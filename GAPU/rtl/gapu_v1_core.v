==> flow/design.v <==
module clifford_mac #(
    parameter N_BASIS = 5,          
    parameter GA_DIM  = 32,         
    parameter BLADE_W = 5           
)(
    input  wire                clk,
    input  wire                rst_n,
    input  wire                valid_in,
    input  wire [BLADE_W-1:0]  blade_i,       
    input  wire [BLADE_W-1:0]  blade_j,       
    input  wire [31:0]         coeff_a,        
    input  wire [31:0]         coeff_b,        
    input  wire [31:0]         acc_in,
    output reg  [BLADE_W-1:0]  blade_k,        
    output reg  [31:0]         acc_out,         
    output reg                 valid_out
);
    wire [BLADE_W-1:0] target_blade;
    wire               geo_sign;       
    wire               metric_sign;    
    wire               total_sign;     
    assign target_blade = blade_i ^ blade_j;
    wire [2:0] swap_count;   
    wire [2:0] swaps_bit0, swaps_bit1, swaps_bit2, swaps_bit3;
    assign swaps_bit0 = blade_j[0] ? (blade_i[1] + blade_i[2] + blade_i[3] + blade_i[4]) : 3'd0;
    assign swaps_bit1 = blade_j[1] ? (blade_i[2] + blade_i[3] + blade_i[4]) : 3'd0;
    assign swaps_bit2 = blade_j[2] ? (blade_i[3] + blade_i[4]) : 3'd0;
    assign swaps_bit3 = blade_j[3] ? blade_i[4] : 3'd0;
    wire [3:0] total_swaps;
    assign total_swaps = swaps_bit0 + swaps_bit1 + swaps_bit2 + swaps_bit3;
    assign geo_sign = total_swaps[0];   
    wire [BLADE_W-1:0] intersection;
    assign intersection = blade_i & blade_j;
    assign metric_sign = intersection[4];
    assign total_sign = geo_sign ^ metric_sign;
    reg [BLADE_W-1:0] blade_k_s1;
    reg               sign_s1;
    reg [31:0]        coeff_a_s1, coeff_b_s1, acc_s1;
    reg               valid_s1;
    always @(posedge clk or negedge rst_n) begin
        if (!rst_n) begin
            blade_k_s1 <= 0;
            sign_s1    <= 0;
            coeff_a_s1 <= 0;
            coeff_b_s1 <= 0;
            acc_s1     <= 0;
            valid_s1   <= 0;
        end else begin
            blade_k_s1 <= target_blade;
            sign_s1    <= total_sign;
            coeff_a_s1 <= coeff_a;
            coeff_b_s1 <= coeff_b;
            acc_s1     <= acc_in;
            valid_s1   <= valid_in;
        end
    end
    wire [31:0] product;
    wire [31:0] signed_product;
    assign product = {coeff_a_s1[31] ^ coeff_b_s1[31], 
                      coeff_a_s1[30:23] + coeff_b_s1[30:23] - 8'd127,
                      coeff_a_s1[22:0]};  
    assign signed_product = {product[31] ^ sign_s1, product[30:0]};
    always @(posedge clk or negedge rst_n) begin
        if (!rst_n) begin
            blade_k   <= 0;
            acc_out   <= 0;
            valid_out <= 0;
        end else begin
            blade_k   <= blade_k_s1;
            acc_out   <= valid_s1 ? signed_product : 32'd0;  
            valid_out <= valid_s1;
        end
    end
endmodule
module gapu_v1_core #(
    parameter N_BASIS = 5,
    parameter GA_DIM  = 32,
    parameter BLADE_W = 5
)(
    input  wire                clk,
    input  wire                rst_n,
    input  wire                start,
    output reg                 done,
    output reg                 busy,
    output reg  [BLADE_W-1:0]  addr_a,
    input  wire [31:0]         data_a,  
    output reg  [BLADE_W-1:0]  addr_b,
    input  wire [31:0]         data_b,  
    output reg  [BLADE_W-1:0]  addr_c,
    output reg  [31:0]         data_c,
    output reg                 wen_c
);
    reg [BLADE_W-1:0] i, j;
    reg [31:0] c_accum [0:GA_DIM-1];
    integer k;
    localparam S_IDLE   = 0;
    localparam S_INIT   = 1;
    localparam S_COMPUTE = 2;
    localparam S_WRITE  = 3;
    localparam S_DONE   = 4;
    reg [2:0] state;
    wire MAC_valid_in;
    wire [BLADE_W-1:0] MAC_blade_k;
    wire [31:0] MAC_acc_out;  
    wire MAC_valid_out;
    clifford_mac #(
        .N_BASIS(5), .GA_DIM(32), .BLADE_W(5)
    ) u_mac (
        .clk(clk),
        .rst_n(rst_n),
        .valid_in(state == S_COMPUTE),
        .blade_i(i),
        .blade_j(j),
        .coeff_a(data_a),
        .coeff_b(data_b),
        .acc_in(32'b0),  
        .blade_k(MAC_blade_k),
        .acc_out(MAC_acc_out),  
        .valid_out(MAC_valid_out)
    );
    always @(posedge clk or negedge rst_n) begin
        if (!rst_n) begin
            state <= S_IDLE;
            i <= 0;
            j <= 0;
            done <= 0;
            busy <= 0;
            addr_c <= 0;
            data_c <= 0;
            wen_c <= 0;
             for (k=0; k<GA_DIM; k=k+1) c_accum[k] <= 32'b0;
        end else begin
            case (state)
                S_IDLE: begin
                    done <= 0;
                    wen_c <= 0;
                    if (start) begin
                        state <= S_INIT;
                        busy <= 1;
                    end else begin
                        busy <= 0;
                    end
                end
                S_INIT: begin
                    for (k=0; k<GA_DIM; k=k+1) c_accum[k] <= 32'b0;
                    i <= 0;
                    j <= 0;
                    state <= S_COMPUTE;
                end
                S_COMPUTE: begin
                    addr_a <= i;
                    addr_b <= j;
                    if (j == GA_DIM-1) begin
                        j <= 0;
                        if (i == GA_DIM-1) begin
                            state <= S_WRITE;
                            i <= 0; 
                        end else begin
                            i <= i + 1;
                        end
                    end else begin
                        j <= j + 1;
                    end
                end
                S_WRITE: begin
                    wen_c <= 1;
                    addr_c <= i;
                    data_c <= c_accum[i];
                    if (i == GA_DIM-1) begin
                        state <= S_DONE;
                    end else begin
                        i <= i + 1;
                    end
                end
                S_DONE: begin
                    wen_c <= 0;
                    done <= 1;
                    busy <= 0;
                    state <= S_IDLE;
                end
            endcase
        end
    end
    always @(posedge clk) begin
        if (MAC_valid_out) begin
            c_accum[MAC_blade_k] <= c_accum[MAC_blade_k] + MAC_acc_out; 
        end
    end
endmodule
From RTL to reports: gapu_v1_core
What the tools print for gapu_v1_core, step after step.
Lines are those of the file above, counted from 1.
Operators carry their Yosys type and port widths (W data, S select, Z words).
Cell names lack the library's common part.
{ "setup": {"design": "gapu_v1_core", "clk_port": "clk", "lib": "sky130hd", "corner": "tt_025C_1v80"} }

Word level
Source: Yosys, flattened and elaborated. Widths are those after wreduce. Registers that Yosys merges into a memory's read port (data or address) are not register bits. Print and check cells do not count.
{ "bits": {"out_inout_bits": 50, "in_bits": 67, "word_cells": 81, "register_bits": 63} }
{ "classes": {"n_reduce_logical": 12, "eq_ne": 41, "n_mux": 16, "addsub": 2} }
{ "op_table": {"columns": ["operator", "n"], "rows": [
  ["$eq A5 B5 Y1 const B", 17],
  ["$eq A5 B4 Y1 const B", 8],
  ["$reduce_or A32 Y1", 1],
  ["$mux W32", 1],
  ["$eq A5 B3 Y1 const B", 4],
  ["$mux W5", 4],
  ["$pmux W5 S3", 1],
  ["$pmux W3 S5", 1],
  ["$mux W3", 4],
  ["$ne A2 B2 Y1 const B", 5],
  ["$add A5 B1 Y5 const B", 2],
  ["$eq A5 B2 Y1 const B", 2],
  ["$pmux W5 S2", 1],
  ["$reduce_bool A2 Y1", 3],
  ["$eq A3 B2 Y1 const B", 2],
  ["$pmux W1 S2", 3],
  ["$eq A5 B1 Y1 const B", 1],
  ["$logic_not A5 Y1", 1],
  ["$reduce_and A5 Y1", 1],
  ["$reduce_bool A5 Y1", 1],
  ["$eq A3 B1 Y1 const B", 1],
  ["$eq A3 B3 Y1 const B", 1],
  ["$logic_not A3 Y1", 1],
  ["$reduce_and A3 Y1", 1],
  ["$reduce_bool A3 Y1", 1],
  ["$reduce_and A2 Y1", 1],
  ["$reduce_or A2 Y1", 1],
  ["$mux W1", 1]
]} }

Depth
Longest topological path by Yosys (ltp), each cell counted once; first at word level (registers and memories cut), then after technology mapping (sequential cells cut; the memories' decode and read muxes count).
{ "logic_depth": {"depth_word": 4, "ABC_AREA": 0, "mapped_depth": 7, "depth_no_buf": 7} }

Netlist
Yosys stat after the flow's synthesis: flattened, memories mapped to cells. It holds for the ABC_AREA given above (unset counts as 0); a run with the other value may have another netlist.
{ "by_type": {"columns": ["cell_type", "n", "type_area_um2"], "rows": [
  ["dfrtp_1", 22, 550.528],
  ["edfxtp_1", 10, 300.288],
  ["buf_4", 32, 240.23],
  ["ha_1", 6, 75.072],
  ["mux2_2", 5, 56.304],
  ["a21o_1", 4, 30.029],
  ["inv_1", 8, 30.029],
  ["dfstp_2", 1, 26.275],
  ["o311ai_4", 1, 26.275],
  ["and3_1", 4, 25.024],
  ["o21ai_0", 5, 25.024],
  ["o21bai_1", 3, 22.522],
  ["nand2b_1", 3, 18.768],
  ["nor4b_1", 2, 17.517],
  ["o32ai_1", 2, 17.517],
  ["xnor2_1", 2, 17.517],
  ["nand2_1", 4, 15.014],
  ["nor2_1", 4, 15.014]
]} }
Other cell types: 12; their cells: 16.
{ "synth_totals": {"cell_count": 134, "ff_cells": 33, "area_um2": 1611.5} }

Worst setup path after synthesis
OpenSTA on the mapped netlist: ideal clock, no wires. The path of least setup slack (recovery checks aside). Input and output delay are each 20% of the period. Register names are those of the netlist, which keeps one name where synthesis merged equal registers.
{ "synth_path": {"kind": "register to register", "startpoint": "register i[0]", "endpoint": "register i[3]", "path_delay_ns": 1.736, "clock_period_ns": 1.78, "driving_pins": 8, "t_first_pin_ns": 0.000, "slack_ns": 0.044, "t_arrival_ns": 1.618, "synth_period_reached_ns": 1.736} }
"path_delay_ns" = arrival - input delay + setup time.
"driving_pins": output pins that drive a net of the path, with the launching flip-flop's if there is one; two outputs of one cell count as two.
"synth_period_reached_ns" = period - worst setup slack (recovery checks aside). The figure is calculated, with input and output delays left at 20% of the set period.
The rows between start and end are the longest chain of elaborated cells between them; the timing report does not say that the signal goes this way. Where chains are equally long, one stands for them.
Each line given opens the expression or statement behind the cell; cells for indexed reads and writes are added by Yosys, which also makes memories of some case tables.
A register here has more assigning lines than the two given.
{ "synth_between": {"path_cell_list": "dfrtp_1 -> ha_1 -> and3_1 -> ha_1 -> nand2_1 -> o311ai_4 -> o21bai_1 -> a21o_1", "elab_chain_cells": 4, "cells_between": 8, "classes_between": "add/sub: 1; eq/ne: 2; mux: 4; reduce/logical: 1"} }
{ "synth_rtl": {"columns": ["item", "line", "rtl"], "rows": [
  ["start, declared", 93, "reg [BLADE_W-1:0] i, j;"],
  ["start, assigned", 159, "i <= i + 1;"],
  ["start, assigned", 172, "i <= i + 1;"],
  ["$add A5 B1 Y5", 159, null],
  ["$mux W5", 155, "if (i == GA_DIM-1) begin"],
  ["$mux W5", 153, "if (j == GA_DIM-1) begin"],
  ["$pmux W5 S3", 133, "case (state)"],
  ["end, assigned", 159, null],
  ["end, assigned", 172, null],
  ["end, declared", 93, null]
]} }

Timing after layout
Path of least setup slack in the final report of flow run B (OpenROAD, finished layout, wires in). Where an end is a register, its clock arrival counts in the times.
{ "layout_path": {"kind": "register to register", "startpoint": "register j[0]", "endpoint": "register i[3]", "driving_pins": 8, "clock_period_ns": 1.64, "t_first_pin_ns": 0.28, "t_arrival_ns": 1.84, "slack_ns": -0.02} }
The rows between start and end are the longest chain of elaborated cells between them; the timing report does not say that the signal goes this way. Where chains are equally long, one stands for them.
A register here has more assigning lines than the two given.
{ "layout_between": {"path_cell_list": "dfrtp_1 -> ha_2 -> and3_4 -> ha_4 -> nand2b_4 -> o311ai_4 -> o21bai_4 -> a21o_1", "elab_chain_cells": 3, "cells_between": 5, "classes_between": "eq/ne: 2; mux: 2; reduce/logical: 1"} }
{ "layout_rtl": {"columns": ["item", "line", "rtl"], "rows": [
  ["start, declared", 93, "reg [BLADE_W-1:0] i, j;"],
  ["start, assigned", 125, "j <= 0;"],
  ["start, assigned", 162, "j <= j + 1;"],
  ["$eq A5 B5 Y1", 153, "if (j == GA_DIM-1) begin"],
  ["$mux W5", 153, null],
  ["$pmux W5 S3", 133, "case (state)"],
  ["end, assigned", 159, "i <= i + 1;"],
  ["end, assigned", 172, "i <= i + 1;"],
  ["end, declared", 93, null]
]} }

Wiki page: gapu_v1_core / flow data

2 stored runs of gapu_v1_core in the flow (synthesis by Yosys, layout by OpenROAD, sky130hd cells), in arbitrary order. Constraints: input delay and output delay 20% of the set period each, output load 0.01 pF.
By "total power after layout" is meant OpenSTA's value without simulated activity: inputs other than the clock are taken to toggle once in ten clock periods, and the tool carries that through the logic.

==> flow run A: settings <==
{ "period_ns": 1.29, "CORE_UTILIZATION": 64, "SETUP_SLACK_MARGIN": 0.01, "CELL_PAD_IN_SITES_GLOBAL_PLACEMENT": 2, "TNS_END_PERCENT": 95, "ABC_AREA": 0, "CTS_CLUSTER_DIAMETER": 371, "SLEW_MARGIN": 35, "CAP_MARGIN": 20, "CORE_MARGIN": 2 }
==> flow run A: results <==
no final report: placement broke off with GPL-0301

==> flow run B: settings <==
{ "period_ns": 1.64, "CORE_UTILIZATION": 29, "HOLD_SLACK_MARGIN": 0.05, "CORE_ASPECT_RATIO": 0.98, "CORE_MARGIN": 9, "CELL_PAD_IN_SITES_DETAIL_PLACEMENT": 1, "TNS_END_PERCENT": 70, "ABC_AREA": 0, "GPL_TIMING_DRIVEN": 0, "CTS_CLUSTER_SIZE": 76, "MAX_ROUTING_LAYER": "met5", "CAP_MARGIN": 20, "SLEW_MARGIN": 20 }
==> flow run B: results <==
chip area in the Yosys report: 1,611.5 µm²
die size: 8,564.5 µm²
standard-cell area after layout: 2,322.2 µm²
worst setup slack after layout: -0.024 ns
summed negative setup slack: -0.039 ns
total power after layout: 2,463 µW
