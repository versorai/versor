==> flow/design.v <==
module photon_tile #(
    parameter TILE_ID = 0,
    parameter OPTICAL_LATENCY = 10  
)(
    input  wire                clk,
    input  wire                rst_n,
    input  wire [31:0]         q_amplitude,  
    input  wire [31:0]         k_phase,      
    input  wire                fire_pulse,   
    output reg  [31:0]         digital_score,
    output reg                 score_valid
);
    reg [31:0] flight_path [0:OPTICAL_LATENCY-1];
    reg        valid_path  [0:OPTICAL_LATENCY-1];
    integer i;
    wire [31:0] optical_interaction;
    assign optical_interaction = q_amplitude * k_phase;  
    always @(posedge clk or negedge rst_n) begin
        if (!rst_n) begin
            for (i=0; i<OPTICAL_LATENCY; i=i+1) begin
                flight_path[i] <= 0;
                valid_path[i]  <= 0;
            end
            digital_score <= 0;
            score_valid   <= 0;
        end else begin
            if (fire_pulse) begin
                flight_path[0] <= optical_interaction;
                valid_path[0]  <= 1;
            end else begin
                flight_path[0] <= 0;
                valid_path[0]  <= 0;
            end
            for (i=1; i<OPTICAL_LATENCY; i=i+1) begin
                flight_path[i] <= flight_path[i-1];
                valid_path[i]  <= valid_path[i-1];
            end
            digital_score <= flight_path[OPTICAL_LATENCY-1];
            score_valid   <= valid_path[OPTICAL_LATENCY-1];
        end
    end
endmodule
# Reports on photon_tile
# What the tools print for photon_tile, step after step.
# Line numbers count from 1 in the design file above.
# Library cell names are shortened.
# A cell with -- has no value.
[inputs] top="photon_tile" clock="clk" cell_library="sky130hd" corner="tt_025C_1v80"

# Elaborated design
# Source: Yosys, flattened and elaborated. Widths are those after wreduce; folded enables and synchronous resets count as part of the registers. Registers that Yosys merges into a memory's read port (data or address) are not register bits. Print and check cells do not count. Equal cells are merged and count once.
[word_totals] regBits=363 latch_bits=0 ram_bits=0 romBits=0 clocked_rd_ports_x_width=0 n_memories=0 out_inout_bits=33
[classes] addsub=0 n_mul=1 div_mod_pow=0 cmp=0 eq_ne=0 shifts=0 mux=2 bitwise=0 n_reduce_logical=0
[op_table] operator="32-bit by 32-bit multiplier with 32-bit output" count=1
[op_table] operator="32-bit two-way mux" count=1
[op_table] operator="1-bit two-way mux" count=1

# Depth
# Longest topological path by Yosys (ltp), each cell counted once; first at word level (registers and memories cut), then after technology mapping (sequential cells cut; the memories' decode and read muxes count).
[depth] ltp_word=2 abc_area=0 depth_mapped=26

# Netlist
# The flow's flattened synthesis, as Yosys stat reports it; memories are mapped. The netlist is that of the ABC_AREA named above (0 if unset); the other value can give another one.
[by_type] cell_type="dfrtp_1" count=363 type_area_um2=9.08E+03
[by_type] cell_type="fa_1" count=408 type_area_um2=8.17E+03
[by_type] cell_type="and2_1" count=315 type_area_um2=1970.64
[by_type] cell_type="ha_1" count=123 type_area_um2=1.54E+03
[by_type] cell_type="inv_1" count=379 type_area_um2=1.42E+03
[by_type] cell_type="nand2_1" count=227 type_area_um2=852.067
[by_type] cell_type="xnor2_1" count=56 type_area_um2=490.47
[by_type] cell_type="clkbuf_1" count=83 type_area_um2=311.549
[by_type] cell_type="xor2_1" count=21 type_area_um2=183.926
[by_type] cell_type="nor2_1" count=26 type_area_um2=97.594
[by_type] cell_type="a21oi_1" count=18 type_area_um2=90.086
[by_type] cell_type="a21o_1" count=9 type_area_um2=67.565
[by_type] cell_type="nor2b_1" count=8 type_area_um2=50.048
[by_type] cell_type="o21ai_0" count=9 type_area_um2=45.043
[by_type] cell_type="o31ai_4" count=2 type_area_um2=42.541
[by_type] cell_type="and3_1" count=6 type_area_um2=37.536
[by_type] cell_type="nand2b_1" count=6 type_area_um2=37.536
[by_type] cell_type="nor3_1" count=7 type_area_um2=35.034
# Other cell types: 32; their cells: 58.
[synth_totals] cells=2124 mapped_area_um2=25001.5 seqArea_um2=9083.7 ffs=363 buffers=88

# Timing after synthesis
# Path of least setup slack by OpenSTA after synthesis, without wires, with an ideal clock, recovery checks aside; 20% of the period is set as input and as output delay. Where synthesis merged equal registers, the netlist keeps one of their names.
[synth_timing] kind="input-to-reg" startpoint="input q_amplitude[12]" endpoint="register flight_path[0][31]" tclk_ns=12.4 in_delay_ns=2.480 t_first_pin_ns=2.480 arrival_time_ns=8.727 t_required_ns=12.326 setup_slack_ns=3.598 path_delay_ns=6.321 stages=24 n_path_buf=2 synth_period_reached_ns=8.802
# "path_delay_ns" is the arrival time less input delay plus setup time.
# "stages": output pins that drive a net of the path, with the launching flip-flop's if there is one; two outputs of one cell count as two.
# "synth_period_reached_ns" is the clock period less the worst setup slack; recovery checks do not enter. This is arithmetic on one report: input and output delays are still those of the set period (20% each).
# The rows between start and end are the longest chain of elaborated cells between them; the timing report does not say that the signal goes this way. Where chains are equally long, one stands for them.
# A line is the first line of the expression or statement that the cell stems from. Yosys adds cells for indexed reads and writes and turns some case tables into memories.
# At most two assigning lines are given for a register; there are more.
[synth_via] cell_sequence="clkbuf_1 clkbuf_1 and2_1 fa_1 fa_1 fa_1 inv_1 fa_1 inv_1 fa_1 inv_1 fa_1 inv_1 fa_1 fa_1 ha_1 a21o_1 a21o_1 a21oi_1 o21ai_0 a21oi_4 o211ai_1 a211o_1 a21oi_2" elab_chain_cells=2 cells_between=2 classes_between="mul (1); mux (1)"
[synth_rtl] element="start, declared" line=7 rtl="input  wire [31:0]         q_amplitude,"
[synth_rtl] element="32-bit by 32-bit multiplier with 32-bit output" line=17 rtl="assign optical_interaction = q_amplitude * k_phase;"
[synth_rtl] element="32-bit two-way mux" line=27 rtl="if (fire_pulse) begin"
[synth_rtl] element="end, assigned" line=28 rtl="flight_path[0] <= optical_interaction;"
[synth_rtl] element="end, assigned" line=31 rtl="flight_path[0] <= 0;"
[synth_rtl] element="end, declared" line=13 rtl="reg [31:0] flight_path [0:OPTICAL_LATENCY-1];"

# Timing after layout
# From the final timing report of stored run 1: the path of least setup slack in the routed layout; clock arrival at registers is part of the times.
[layout_timing] kind="input-to-reg" startpoint="input k_phase[2]" endpoint="register flight_path[0][31]" tclk_ns=8.75 in_delay_ns=1.75 t_first_pin_ns=1.75 arrival_time_ns=8.00 t_required_ns=9.23 setup_slack_ns=1.23 stages=23 n_path_buf=3
# The rows between start and end are the longest chain of elaborated cells between them; the timing report does not say that the signal goes this way. Where chains are equally long, one stands for them.
# At most two assigning lines are given for a register; there are more.
[layout_via] cell_sequence="buf_8 buf_8 buf_6 and2_4 fa_2 inv_2 fa_2 fa_2 fa_1 inv_1 fa_1 fa_2 fa_2 fa_2 ha_4 and3_4 nand2_2 nor3b_4 o21ai_4 a21oi_4 o211ai_1 a211o_1 a21oi_2" elab_chain_cells=2 cells_between=2 classes_between="mul (1); mux (1)"
[layout_rtl] element="start, declared" line=8 rtl="input  wire [31:0]         k_phase,"
[layout_rtl] element="32-bit by 32-bit multiplier with 32-bit output" line=17 rtl="assign optical_interaction = q_amplitude * k_phase;"
[layout_rtl] element="32-bit two-way mux" line=27 rtl="if (fire_pulse) begin"
[layout_rtl] element="end, assigned" line=28 rtl="flight_path[0] <= optical_interaction;"
[layout_rtl] element="end, assigned" line=31 rtl="flight_path[0] <= 0;"
[layout_rtl] element="end, declared" line=13 rtl="reg [31:0] flight_path [0:OPTICAL_LATENCY-1];"

Appendix: measured runs

Top module photon_tile; platform sky130hd; tools Yosys and OpenROAD; 2 stored runs in no particular order. Input and output delays are each 20% of the period that was set; the output load is 0.01 pF.
"period_less_ws_ns" is the run's clock period less its worst setup slack. It is reckoned from that one timing run; input and output delays stay at 20% of the period that was set.
"worst_path_allowed_less_slack_ns": the worst setup path's part of the clock period (all of it between registers, 20% less for each end at a port) less its slack. A launch clock that arrives late makes it longer, a capture clock that arrives late makes it shorter.

[flow] stored run 1: files
==> flow/run.sh <==
#!/bin/bash
# the make line also repeats the synthesis and layout settings of config.mk as NAME=value (left out here)
make -C /OpenROAD-flow-scripts/flow DESIGN_CONFIG=/design/flow/config.mk WORK_HOME=/design/flow/orfs CLKGATE_MAP_FILE= finish
==> flow/config.mk <==
export PLATFORM = sky130hd
export DESIGN_NAME = photon_tile
export DESIGN_NICKNAME = photon_tile
export VERILOG_FILES = /design/flow/design.v
export SDC_FILE = /design/flow/constraint.sdc
export NUM_CORES = 4
export LEC_CHECK = 0
export CAP_MARGIN = 20
export CORE_MARGIN = 9
export CORE_UTILIZATION = 46
export CTS_CLUSTER_DIAMETER = 222
export GPL_TIMING_DRIVEN = 1
export MAX_ROUTING_LAYER = met5
export PLACE_DENSITY_LB_ADDON = 0.1
export SETUP_SLACK_MARGIN = 1.6
export SLEW_MARGIN = 20
export TNS_END_PERCENT = 50
==> flow/constraint.sdc <==
create_clock -name core_clock -period 8.75 [get_ports {clk}]
set_input_delay 1.7500 -clock core_clock [delete_from_list [all_inputs] [get_ports {clk}]]
set_output_delay 1.7500 -clock core_clock [all_outputs]
set_load 0.01 [all_outputs]

[flow] stored run 1: metrics
[metrics] fin_tns_ns = 0.000
[metrics] dieArea_um2 = 63068.8
[metrics] final_hold_ws_ns = 0.336
[metrics] period_less_ws_ns = 7.522
[metrics] setup_worst_slack_ns = 1.228
[metrics] worst_path_allowed_less_slack_ns = 5.77
[metrics] timing.worst_path_kind = input-to-reg
[metrics] finish.stdcell_area_um2 = 30541.8
[metrics] synth_area_um2 = 25001.5
[metrics] final_util_pct = 56.8

[flow] stored run 2: files
==> flow/run.sh <==
#!/bin/bash
# the make line also repeats the synthesis and layout settings of config.mk as NAME=value (left out here)
make -C /OpenROAD-flow-scripts/flow DESIGN_CONFIG=/design/flow/config.mk WORK_HOME=/design/flow/orfs CLKGATE_MAP_FILE= finish
==> flow/config.mk <==
export PLATFORM = sky130hd
export DESIGN_NAME = photon_tile
export DESIGN_NICKNAME = photon_tile
export VERILOG_FILES = /design/flow/design.v
export SDC_FILE = /design/flow/constraint.sdc
export NUM_CORES = 4
export LEC_CHECK = 0
export CAP_MARGIN = 20
export CORE_MARGIN = 4
export CORE_UTILIZATION = 32
export CTS_CLUSTER_DIAMETER = 300
export GPL_ROUTABILITY_DRIVEN = 0
export GPL_TIMING_DRIVEN = 0
export PLACE_DENSITY = 0.75
export SLEW_MARGIN = 20
export TNS_END_PERCENT = 80
==> flow/constraint.sdc <==
create_clock -name core_clock -period 13.6 [get_ports {clk}]
set_input_delay 2.7200 -clock core_clock [delete_from_list [all_inputs] [get_ports {clk}]]
set_output_delay 2.7200 -clock core_clock [all_outputs]
set_load 0.01 [all_outputs]

[flow] stored run 2: metrics
[metrics] fin_tns_ns = 0.000
[metrics] dieArea_um2 = 82664.9
[metrics] final_hold_ws_ns = 0.342
[metrics] period_less_ws_ns = 10.329
[metrics] setup_worst_slack_ns = 3.271
[metrics] worst_path_allowed_less_slack_ns = 7.61
[metrics] timing.worst_path_kind = input-to-reg
[metrics] finish.stdcell_area_um2 = 28310.9
[metrics] synth_area_um2 = 25001.5
[metrics] final_util_pct = 36.5
